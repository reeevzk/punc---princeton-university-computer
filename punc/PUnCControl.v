==> flow/design.v <==
module PUnCControl(
	input  wire        clk,             
	input  wire        rst,             
    input wire [15:0] ir,          
    input wire N, input wire Z, input wire P,  
    output reg status_src_sel ,               
    output reg status_ld, 		 
    output reg [1:0] alu_op,          
    output reg [1:0] alu_A_sel,       
    output reg [2:0] alu_B_sel,       
	output reg  [2:0]  mem_r_addr_sel,  
	output reg mem_w_addr_sel,  
    output reg mem_w_en,              
	output reg indirect_en,
	output reg rf_r_addr_0_sel,  
	output reg rf_r_addr_1_sel,  
	output reg rf_w_addr_sel,    
	output reg [1:0] rf_w_data_sel,    
	output reg rf_w_en,                
	output reg ir_w_en,                
	output reg [1:0] pc_src_sel,         
	output reg pc_ld
);
	localparam STATE_FETCH     = 3'd0;
	localparam STATE_DECODE    = 3'd1;
	localparam STATE_EXEC      = 3'd2; 
	localparam STATE_EXEC1 = 3'd3;
	localparam STATE_HALT = 3'd4;
	reg [3:0] state, next_state;
    wire [3:0] opcode;
    assign opcode = ir[15:12];
    wire [2:0] is_br_cond = ir[11:9]; 
    wire take_branch = (N && ir[11]) | (Z && ir[10]) | (P && ir[9]);
	always @(posedge clk) begin
		if (rst) begin
			state <= STATE_FETCH;
		end
		else begin
			state <= next_state;
		end
	end
	always @( * ) begin
		next_state = state; 
		case (state)
			STATE_FETCH:  begin
			next_state = STATE_DECODE;
			end
			STATE_DECODE: begin
			      if (ir[15:12] == 4'b1111) begin
                       next_state = STATE_HALT;
                       end
	               else begin
		          next_state = STATE_EXEC;
            end
            end
            STATE_EXEC: begin
                if (opcode == 4'b1010) begin
                    next_state = STATE_EXEC1;
                end else begin
                    next_state = STATE_FETCH;
                    end
        end
             STATE_EXEC1: begin
				next_state = STATE_FETCH;
				end
			STATE_HALT: begin
				next_state = STATE_HALT;
				end
	   endcase
	end
	always @( * ) begin
		mem_r_addr_sel = 3'b000;
		mem_w_addr_sel = 1'b0; 
		mem_w_en = 1'b0;
		indirect_en = 1'b0;
		rf_r_addr_0_sel = 1'b0; 
		rf_r_addr_1_sel = 1'b0; 
		rf_w_addr_sel = 1'b0;
		rf_w_data_sel = 2'b00;
		rf_w_en = 1'b0;
		ir_w_en = 1'b0;
        pc_ld = 1'b0;
        pc_src_sel = 2'b00;
        status_src_sel = 1'b0;
        status_ld = 1'b0;
        alu_op = 2'b00;
        alu_A_sel = 2'b00;
        alu_B_sel = 3'b000; 
		case (state)
			STATE_FETCH: begin
				ir_w_en = 1'b1;  
			end
			STATE_DECODE: begin
                pc_src_sel = 2'b01; 
                pc_ld = 1'd1;
			end
            STATE_EXEC: begin
                case (opcode)
                    4'b0001: begin
                        rf_r_addr_0_sel = 1'b0;
                        rf_r_addr_1_sel = 1'b0;
                        rf_w_addr_sel = 1'b0;
                        rf_w_data_sel = 2'b00;
                        rf_w_en = 1'b1; 
                        status_src_sel = 1'b0;
                        status_ld = 1'b1;
                        alu_A_sel = 2'b00;
                        alu_op = 2'b00;
                        if(ir[5] == 1'b1) begin
                            alu_B_sel = 3'b001;
                        end
                        else begin
                            alu_B_sel = 3'b000;
                        end 
                       end
                    4'b0101: begin 
                        rf_r_addr_0_sel = 1'b0;
                        rf_r_addr_1_sel = 1'b0;
                        rf_w_addr_sel = 1'b0;
                        rf_w_data_sel = 2'b00;
                        rf_w_en = 1'b1; 
                        status_src_sel = 1'b0;
                        status_ld = 1'b1;
                        alu_A_sel = 2'b00;
                        alu_op = 2'b01;
                        if(ir[5] == 1'b1) begin
                            alu_B_sel = 3'b001;
                        end
                        else begin
                            alu_B_sel = 3'b000;
                        end 
                        end 
                    4'b1001: begin 
                        status_src_sel = 1'b0;
                        status_ld = 1'b1;
                        alu_op = 2'b10;
                        alu_A_sel = 2'b00; 
		                rf_r_addr_0_sel = 1'b0;
                        rf_w_en = 1'b1; 
                        rf_w_addr_sel = 1'b0;
                        rf_w_data_sel = 2'b00;
                        end
                    4'b0010: begin 
                        status_src_sel = 1'b0;
                        status_ld = 1'b1;
                        rf_w_en = 1'b1; 
                        rf_w_addr_sel = 1'b0;
                        rf_w_data_sel = 2'b10;
                        alu_op = 2'b00;
                                        alu_A_sel = 2'b10;
                        alu_B_sel = 3'b011;
                        mem_r_addr_sel = 2'b01;
                        end
                    4'b0110: begin
                        status_src_sel = 1'b0;
                        status_ld = 1'b1;
                        rf_r_addr_0_sel = 1'b0;
                        rf_w_en = 1'b1; 
                        rf_w_addr_sel = 1'b0;
                        rf_w_data_sel = 2'b10;
                        alu_op = 2'b00;
                                        alu_A_sel = 2'b00;
                        alu_B_sel = 3'b010;
                        mem_r_addr_sel = 2'b01;
                        end 
                   4'b0011: begin  
                        alu_op = 2'b00;
                        alu_A_sel = 2'b10;
                        alu_B_sel = 3'b011;
                        mem_r_addr_sel = 2'b01;
                        rf_r_addr_0_sel = 1'b1;
                        mem_w_en  = 1'b1;
                        end
                   4'b0111: begin  
                        alu_op = 2'b00;
                        alu_A_sel = 2'b01;
                        alu_B_sel = 3'b010;
                        mem_r_addr_sel = 2'b01;
                        rf_r_addr_0_sel = 1'b1;
                        rf_r_addr_1_sel = 1'b1;
                        mem_w_en  = 1'b1;
                        end 
                    4'b1011: begin
                        alu_op = 2'b00;
                        alu_A_sel = 2'b10;
                        alu_B_sel = 3'b011;
                        mem_r_addr_sel = 2'b01;
                        indirect_en = 1'b1;
                        mem_w_addr_sel = 1'b1;
                        rf_r_addr_0_sel = 1'b1;                        
                        mem_w_en  = 1'b1;	
                        end
                      4'b1010: begin 
                        rf_w_data_sel = 2'b10;
                        alu_op = 2'b00;
                        alu_A_sel = 2'b10;
                        alu_B_sel = 3'b011;
                        mem_r_addr_sel = 2'b01;
                        indirect_en = 1'b1;
                     end 
                    4'b1110: begin 
                        status_src_sel = 1'b0;
                        status_ld = 1'b1;
                        alu_op = 2'b00;
                        alu_A_sel = 2'b10;
                        alu_B_sel = 3'b011;
                        rf_w_addr_sel = 1'b0;
                        rf_w_data_sel = 2'b00;
                        rf_w_en = 1'b1;
                        end 
                    4'b0000: begin  
                        pc_src_sel = 2'b10;
                        alu_A_sel = 2'b10;
                        alu_B_sel = 3'b011;
                        alu_op = 2'b00;
                        if (take_branch) begin
                            pc_ld = 1'd1; 
                            end
                        end
                    4'b1100: begin  
                        rf_r_addr_0_sel = 1'b0;
                        pc_src_sel = 2'b00;
                        pc_ld = 1'b1;
                    end
                    4'b0100: begin  
                        rf_w_addr_sel = 1'b1;
                        rf_w_data_sel = 2'b01;
                        rf_w_en = 1'b1;
                        pc_ld = 1'b1;
                        if (ir[11] == 1'b1) begin
                            pc_src_sel = 2'b10;
                            alu_A_sel = 2'b10;
                            alu_B_sel = 3'b100;
                            alu_op = 2'b00;
                            end
                        else begin  
                       	    pc_src_sel = 2'b00; 
                 end                   
            end
 	endcase
end
            STATE_EXEC1: begin 
                 case (opcode)
                    4'b1010: begin
                        rf_w_addr_sel = 1'b0;
                        rf_w_data_sel = 2'b10;
                        mem_r_addr_sel = 2'b10;
                        rf_w_en = 1'b1; 
                        end
endcase
end
            STATE_HALT: begin
            end
        endcase
    end
endmodule
Step by step through the tools: PUnCControl
What the tools print for PUnCControl, step after step.
Line numbers count from 1 in the design file above.
Operators: Yosys type, input widths -> output width; for muxes data width and select width s.
Library cell names are shortened.
The mark n/a stands for no value.

design
  top module = PUnCControl
  clock input = clk
  library = sky130hd
  library corner = tt_025C_1v80

Elaborated design
Source: Yosys, flattened and elaborated, memories not mapped. Widths are those after wreduce. Registers that Yosys merges into a memory's read port (data or address) are not register bits. Print and check cells do not count.

storage and ports
  output and inout port bits = 25
  flip-flop bits (word level) = 4
  word-level cells = 75

operators by class
  eq/ne operators = 17
  mux-type cells = 39
  bitwise operators = 2
  reduce/logical cells = 16

operators with widths
  cell                number
  $eq 4x4->1 const B  6
  $pmux 2 s2          6
  $eq 4x3->1 const B  5
  $pmux 4 s5          1
  $reduce_or 6->1     3
  $mux 1              18
  $eq 4x2->1 const B  4
  $pmux 3 s4          1
  $mux 2              6
  $mux 3              3
  $reduce_or 2->1     4
  $eq 4x1->1 const B  2
  $logic_not 4->1     2
  $reduce_or 7->1     1
  $reduce_or 3->1     2
  $pmux 2 s3          1
  $pmux 1 s2          3
  $reduce_bool 5->1   1
  $logic_and 1x1->1   3
  $or 1x1->1          2

Longest topological paths
Depth = most cells in a row (Yosys ltp): at word level without a register or memory, in the mapped netlist without a sequential cell, where the memories' decode and read muxes count.

logic depth
  depth after elaboration = 6
  ABC_AREA = 0
  mapped depth = 5
  depth with buffers taken out = 3

Mapped cells and area
Source: synth_stat.txt of the flow (Yosys; design flattened, memories mapped). It holds for the ABC_AREA given above (unset counts as 0); a run with the other value may have another netlist.
The area totals of this step are shown rounded.

cells by type
  cell      number
  dfxtp_1   4
  buf_4     4
  nor2_1    8
  nor3b_1   4
  nor3_1    4
  nand2_1   5
  nand2b_1  3
  a211o_1   2
  a31o_1    2
  a21oi_1   3
  o21a_1    2
  and2_1    2
  nor2b_1   2
  buf_6     1
  nand3b_2  1
  o2111a_1  1
  a222oi_1  1
  and4b_1   1

Not listed: further types 15, cells in them 17.

mapped netlist
  flip-flops = 4
  standard cells after synthesis = 67
  cell area after synthesis = 474 µm²

Path before layout
Source: OpenSTA report_checks on the synthesized netlist (no wires, ideal clock, input and output delay 20% of the period each), path of least setup slack; recovery checks are left aside. Register names are those of the netlist, which keeps one name where synthesis merged equal registers.

timing post-synthesis
  path type = input port to output port
  start = input ir[13]
  end = output rf_r_addr_0_sel
  launch time at the first pin = 0.250 ns
  data arrival time = 1.048 ns
  external output delay = 0.250 ns
  data required time = 1.000 ns
  path delay = 0.798 ns
  clock period = 1.25 ns
  setup slack = -0.048 ns
  stages on the path = 5
  synthesis period reached = 1.298 ns

"path delay" = arrival - input delay + setup time.
A path that ends at an output port has no setup time.
"stages on the path": output pins that drive a net of the path, with the launching flip-flop's if there is one; two outputs of one cell count as two.
"synthesis period reached" = period - worst setup slack (recovery checks aside). The figure is calculated, with input and output delays left at 20% of the set period.
Between the ends stands the longest chain of elaborated cells between them, by number of cells; it is not shown to be the way that was timed. Of several equally long chains one is given.
Each line given opens the expression or statement behind the cell; cells for indexed reads and writes are added by Yosys, which also makes memories of some case tables.

on the way, post-synthesis
  path through = buf_4 -> nand2_1 -> a21oi_1 -> and2_1 -> buf_4
  length of the longest elaborated chain = 4
  elaborated cells on any way between the ends = 6
  classes of those cells = eq/ne: 3; mux: 2; reduce/logical: 1

RTL lines, path post-synthesis
  element          RTL line  RTL
  start, declared  4         input wire [15:0] ir,
  $eq 4x4->1       98        case (opcode)
  $reduce_or 3->1  n/a
  $mux 1           98
  $mux 1           89        case (state)
  end, declared    15        output reg rf_r_addr_0_sel,

Some nets on the timed path still bear RTL names; the line given drives or declares the net.

nets with RTL names, path post-synthesis
  signal             RTL line
  mem_r_addr_sel[0]  89
  mem_w_en           89

Timing after layout
Path of least setup slack in the final report of entry B (OpenROAD, finished layout, wires in). Where an end is a register, its clock arrival counts in the times.

timing after layout
  path type = input port to output port
  start = input ir[11]
  end = output pc_ld
  external output delay = 0.40 ns
  clock period = 2.0 ns
  data arrival time = 1.75 ns
  launch time at the first pin = 0.40 ns
  setup slack = -0.15 ns
  stages on the path = 5
  data required time = 1.60 ns

Between the ends stands the longest chain of elaborated cells between them, by number of cells; it is not shown to be the way that was timed. Of several equally long chains one is given.

on the way, after layout
  path through = clkdlybuf4s50_1 -> a222oi_1 -> o21ai_1 -> a31o_1 -> dlygate4sd2_1
  length of the longest elaborated chain = 6
  elaborated cells on any way between the ends = 6
  classes of those cells = mux: 3; logic: 2; reduce/logical: 1

RTL lines, path after layout
  element            RTL line  RTL
  start, declared    4         input wire [15:0] ir,
  $logic_and 1x1->1  33        wire take_branch = (N && ir[11]) | (Z && ir[10]) | (P && ir[9]);
  $or 1x1->1 x2      33
  $mux 1             216       if (take_branch) begin
  $pmux 1 s2         98        case (opcode)
  $pmux 1 s2         89        case (state)
  end, declared      22        output reg pc_ld

Lab notebook: PUnCControl

Top module PUnCControl; platform sky130hd; tools Yosys and OpenROAD; 2 stored runs in no particular order. Input and output delays are each 20% of the period that was set; the output load is 0.01 pF.
"period achieved" = clock period - worst setup slack. The figure is calculated, with input and output delays left at 20% of the set period.
By "worst setup path time" is meant the share of the clock period that the worst setup path is allowed (20% is reserved at inputs, 20% at outputs), minus its slack. Clock arrival times at its registers enter into it.
"total design power" rests on the timing tool's default activity at the inputs, not on a simulated workload.
The measured numbers are rounded.
Settings: - = not set for that run.
Among the results, - means that no value is shown for the run.

name                                    entry A  entry B
period_ns                               0.889    2.0
CORE_UTILIZATION                        59       25
SETUP_SLACK_MARGIN                      0.23     -0.2
PLACE_DENSITY_LB_ADDON                  0.15     0.05
TNS_END_PERCENT                         45       35
GPL_TIMING_DRIVEN                       0        -
GPL_ROUTABILITY_DRIVEN                  1        -
CAP_MARGIN                              35       20
CORE_MARGIN                             2        2
SLEW_MARGIN                             20       20
CELL_PAD_IN_SITES_GLOBAL_PLACEMENT      -        1
CTS_CLUSTER_SIZE                        -        25
MIN_ROUTING_LAYER                       -        met1
MAX_ROUTING_LAYER                       -        met4
worst setup path time (ns)              -        1.35
worst path kind                         -        input port to output port
period achieved (ns)                    -        2.147
total design power (µW)                 -        321
worst setup slack after layout (ns)     -        -0.147
standard-cell area after routing (µm²)  -        987
area inside the die boundary (µm²)      -        2260
utilization                             -        0.56
total negative setup slack (ns)         -        -1.63
final worst hold slack (ns)             -        0.474
mapped cell area after synthesis (µm²)  -        474

Entry A: no results, floorplanning failed with PDN-0185
